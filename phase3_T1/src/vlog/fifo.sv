==> flow/design.v <==
module fifo( clk, rst, in_read_ctrl, in_write_ctrl, in_write_data, 
             out_read_data, out_is_full, out_is_empty
             );
parameter
  ENTRIES = 4; 
localparam [31:0]  
  ENTRIES_LOG2 = $clog2(ENTRIES);
   input  logic       clk; 
   input  logic       rst;
   input  logic       in_read_ctrl;
   input  logic       in_write_ctrl;
   input  logic [7:0] in_write_data;
   output logic [7:0] out_read_data;
   output logic       out_is_full;
   output logic       out_is_empty;
   logic [ENTRIES_LOG2-1:0]  write_ptr;
   logic [ENTRIES_LOG2-1:0]  read_ptr;
   logic [ENTRIES-1:0] [7:0] fifo_data;
   logic [7:0]               head;
   logic [ENTRIES_LOG2:0]    number_of_current_entries; 
always_ff @(posedge clk) begin
   if (rst) begin
      write_ptr <= 0;
   end
   else if (in_write_ctrl) begin
      write_ptr <= write_ptr + 1'b1;
      fifo_data[write_ptr] <= in_write_data;
   end
end
always_comb begin
   head = fifo_data[read_ptr];
end
always_ff @(posedge clk) begin
   if (rst) begin
      read_ptr <= 0;
   end
   else if (in_read_ctrl) begin
      read_ptr <= read_ptr + 1'b1;
      out_read_data <= head;
   end
end
always_ff @(posedge clk) begin
   if (rst) begin
      number_of_current_entries <= 0;
      out_is_empty <= 1;
      out_is_full <= 0;
   end
   else if (in_read_ctrl & ~in_write_ctrl ) begin
      number_of_current_entries <= number_of_current_entries - 1'b1;
      out_is_full <= 0;
      out_is_empty <= (number_of_current_entries == 1'b1);       
   end
   else if (~in_read_ctrl & in_write_ctrl) begin
      number_of_current_entries <= number_of_current_entries + 1'b1;
      out_is_empty <= 0;
      out_is_full <= (number_of_current_entries == (ENTRIES-1'b1)); 
   end
    else if (~in_read_ctrl & ~in_write_ctrl) begin
      out_is_empty <= 0;
      out_is_full <= 0; 
   end
end
endmodule
; ---- Reports on fifo
; The steps from the RTL of fifo to its reports follow in flow order.
; Lines are those of the file above, counted from 1.
; The mark - stands for no value.
[setup]
design = fifo
clk_port = clk
library = sky130hd
corner = tt_025C_1v80

; ---- Elaborated design
; Yosys after proc, flatten, opt, wreduce and memory -nomap, before mapping. Memory bits, and registers merged into a memory's read port (data or address), are not among the register bits. Print and check cells are not counted. Equal cells are merged and count once.
[bits]
register_bits = 49
inputBits = 12
out_inout_bits = 10
elab_cells = 38
[classes]
n_addsub = 5
n_eq = 2
shift = 3
n_mux = 6
logic = 9
n_reduce_logical = 6
[ops]
columns = op, n
row1 = negator 5 -> 33 bit, 1
row2 = variable shift 8 x 33 -> 32 bit, 1
row3 = variable shift 8 x 33 -> 32 bit (first input constant), 1
row4 = AND 32 bit, 1
row5 = bitwise OR 32 bit, 1
row6 = indexed select 32 x 6 -> 8 bit, 1
row7 = inverter 32 bit, 1
row8 = two-way mux 3 bit, 2
row9 = adder 2 x 1 -> 2 bit (second input constant), 2
row10 = AND reduction 2 bit, 2
row11 = nonzero test 2 bit, 2
row12 = two-way mux 1 bit, 4
row13 = AND 1 bit, 3
row14 = inverter 1 bit, 3
row15 = adder 3 x 1 -> 3 bit (second input constant), 1
row16 = subtractor 3 x 1 -> 3 bit (second input constant), 1
row17 = equality test 3 x 1 -> 1 bit (second input constant), 1
row18 = equality test 3 x 2 -> 1 bit (second input constant), 1
row19 = nonzero test 3 bit, 1
row20 = OR reduction 2 bit, 1

; ---- Logic depth
; Longest topological path by Yosys (ltp), each cell counted once; first at word level (registers and memories cut), then after technology mapping (sequential cells cut; the memories' decode and read muxes count).
[depth]
depth_word = 5
abc_area = 0
depth_mapped = 6
mapped_depth_nobuf = 5

; ---- Mapped cells and area
; Source: synth_stat.txt of the flow (Yosys; design flattened, memories mapped). It holds for the ABC_AREA given above (unset counts as 0); a run with the other value may have another netlist.
[by_type]
columns = cell_type, n, area_total_um2
row1 = sky130_fd_sc_hd__edfxtp_1, 40, 1.2E+03
row2 = sky130_fd_sc_hd__dfxtp_1, 9, 180.173
row3 = sky130_fd_sc_hd__mux4_2, 8, 180.173
row4 = sky130_fd_sc_hd__ha_1, 13, 162.656
row5 = sky130_fd_sc_hd__inv_1, 39, 146.39
row6 = sky130_fd_sc_hd__o21ai_0, 29, 145.139
row7 = sky130_fd_sc_hd__nand2_1, 34, 127.622
row8 = sky130_fd_sc_hd__nor4b_4, 2, 47.546
row9 = sky130_fd_sc_hd__xnor2_1, 4, 35.034
row10 = sky130_fd_sc_hd__nor2_1, 9, 33.782
row11 = sky130_fd_sc_hd__and4bb_2, 2, 25.024
row12 = sky130_fd_sc_hd__buf_6, 2, 22.522
row13 = sky130_fd_sc_hd__o21ai_1, 4, 20.019
row14 = sky130_fd_sc_hd__a21oi_1, 3, 15.014
row15 = sky130_fd_sc_hd__buf_2, 2, 10.01
row16 = sky130_fd_sc_hd__mux2i_1, 1, 10.01
row17 = sky130_fd_sc_hd__and3b_1, 1, 8.758
row18 = sky130_fd_sc_hd__xor2_1, 1, 8.758
; Other cell types: 8; their cells: 8.
[mapped]
cell_count = 211
area_um2 = 2432.3
seqArea_um2 = 1381.3
flip_flops = 49
n_buf = 6

; ---- Worst setup path after synthesis
; Path of least setup slack by OpenSTA after synthesis, without wires, with an ideal clock, recovery checks aside; 20% of the period is set as input and as output delay. Where synthesis merged equal registers, the netlist keeps one of their names.
[synth_timing]
kind = input port to flip-flop
start = in rst
end = reg fifo_data
clock_period_ps = 4910
in_delay_ps = 982
setup_time_ps = 421
launch_ps = 982
arrival_time_ps = 2542
required_time_ps = 4489
path_slack_ps = 1947
delay_ps = 1981
path_stages = 2
n_path_buf = 1
synth_period_reached_ps = 2963
; "delay_ps" is the arrival time less input delay plus setup time.
; "path_stages": output pins that drive a net of the path, with the launching flip-flop's if there is one; two outputs of one cell count as two.
; "synth_period_reached_ps" = period - worst setup slack (recovery checks aside). The figure is calculated, with input and output delays left at 20% of the set period.
; An end named without its bit number is one bit of that signal or, where synthesis recoded a state register, one of its new flip-flops.
; The rows between start and end are the longest chain of elaborated cells between them; the timing report does not say that the signal goes this way. Where chains are equally long, one stands for them.
; Each line given opens the expression or statement behind the cell; cells for indexed reads and writes are added by Yosys, which also makes memories of some case tables.
[synth_via]
cell_sequence = sky130_fd_sc_hd__clkbuf_1 sky130_fd_sc_hd__nor2_1
elab_chain_cells = 2
cells_between = 2
lines_between = 0
classes_between = logic: 1; reduce/logical: 1
[synth_lines]
columns = element, line
row1 = from (decl), 9  ; input  logic       rst;
row2 = inverter 1 bit, -
row3 = AND reduction 2 bit, -
row4 = to (assign), 27  ; fifo_data[write_ptr] <= in_write_data;
row5 = to (decl), 18  ; logic [ENTRIES-1:0] [7:0] fifo_data;

==> results <==
Record of 2 stored runs of the RTL-to-layout flow on fifo, platform sky130hd. The runs are unordered. Constraints: input delay and output delay 20% of the set period each, output load 0.01 pF.

# entry A
==> flow/run.sh <==
#!/bin/bash
# the make line also repeats the synthesis and layout settings of config.mk as NAME=value (left out here)
make -C /OpenROAD-flow-scripts/flow DESIGN_CONFIG=/design/flow/config.mk WORK_HOME=/design/flow/orfs CLKGATE_MAP_FILE= finish
==> flow/config.mk <==
export PLATFORM = sky130hd
export DESIGN_NAME = fifo
export DESIGN_NICKNAME = fifo
export VERILOG_FILES = /design/flow/design.v
export SDC_FILE = /design/flow/constraint.sdc
export NUM_CORES = 4
export LEC_CHECK = 0
export CAP_MARGIN = 40
export CELL_PAD_IN_SITES_DETAIL_PLACEMENT = 1
export CORE_MARGIN = 2
export CORE_UTILIZATION = 71
export CTS_CLUSTER_DIAMETER = 269
export GPL_ROUTABILITY_DRIVEN = 1
export PLACE_DENSITY_LB_ADDON = 0.26
export SETUP_SLACK_MARGIN = 0.28
export SLEW_MARGIN = 35
==> flow/constraint.sdc <==
create_clock -name core_clock -period 2.04 [get_ports {clk}]
set_input_delay 0.4080 -clock core_clock [delete_from_list [all_inputs] [get_ports {clk}]]
set_output_delay 0.4080 -clock core_clock [all_outputs]
set_load 0.01 [all_outputs]

==> entry A: results <==
outcome="incomplete, placement halted on DPL-0033"

# entry B
==> flow/run.sh <==
#!/bin/bash
# the make line also repeats the synthesis and layout settings of config.mk as NAME=value (left out here)
make -C /OpenROAD-flow-scripts/flow DESIGN_CONFIG=/design/flow/config.mk WORK_HOME=/design/flow/orfs CLKGATE_MAP_FILE= finish
==> flow/config.mk <==
export PLATFORM = sky130hd
export DESIGN_NAME = fifo
export DESIGN_NICKNAME = fifo
export VERILOG_FILES = /design/flow/design.v
export SDC_FILE = /design/flow/constraint.sdc
export NUM_CORES = 4
export LEC_CHECK = 0
export CAP_MARGIN = 40
export CELL_PAD_IN_SITES_DETAIL_PLACEMENT = 2
export CORE_MARGIN = 2
export CORE_UTILIZATION = 63
export CTS_CLUSTER_DIAMETER = 378
export CTS_CLUSTER_SIZE = 10
export MIN_ROUTING_LAYER = met2
export PLACE_DENSITY_LB_ADDON = 0.09
export SETUP_SLACK_MARGIN = 0.38
export SLEW_MARGIN = 20
==> flow/constraint.sdc <==
create_clock -name core_clock -period 2.31 [get_ports {clk}]
set_input_delay 0.4620 -clock core_clock [delete_from_list [all_inputs] [get_ports {clk}]]
set_output_delay 0.4620 -clock core_clock [all_outputs]
set_load 0.01 [all_outputs]

==> entry B: results <==
outcome="incomplete, placement halted on DPL-0033"
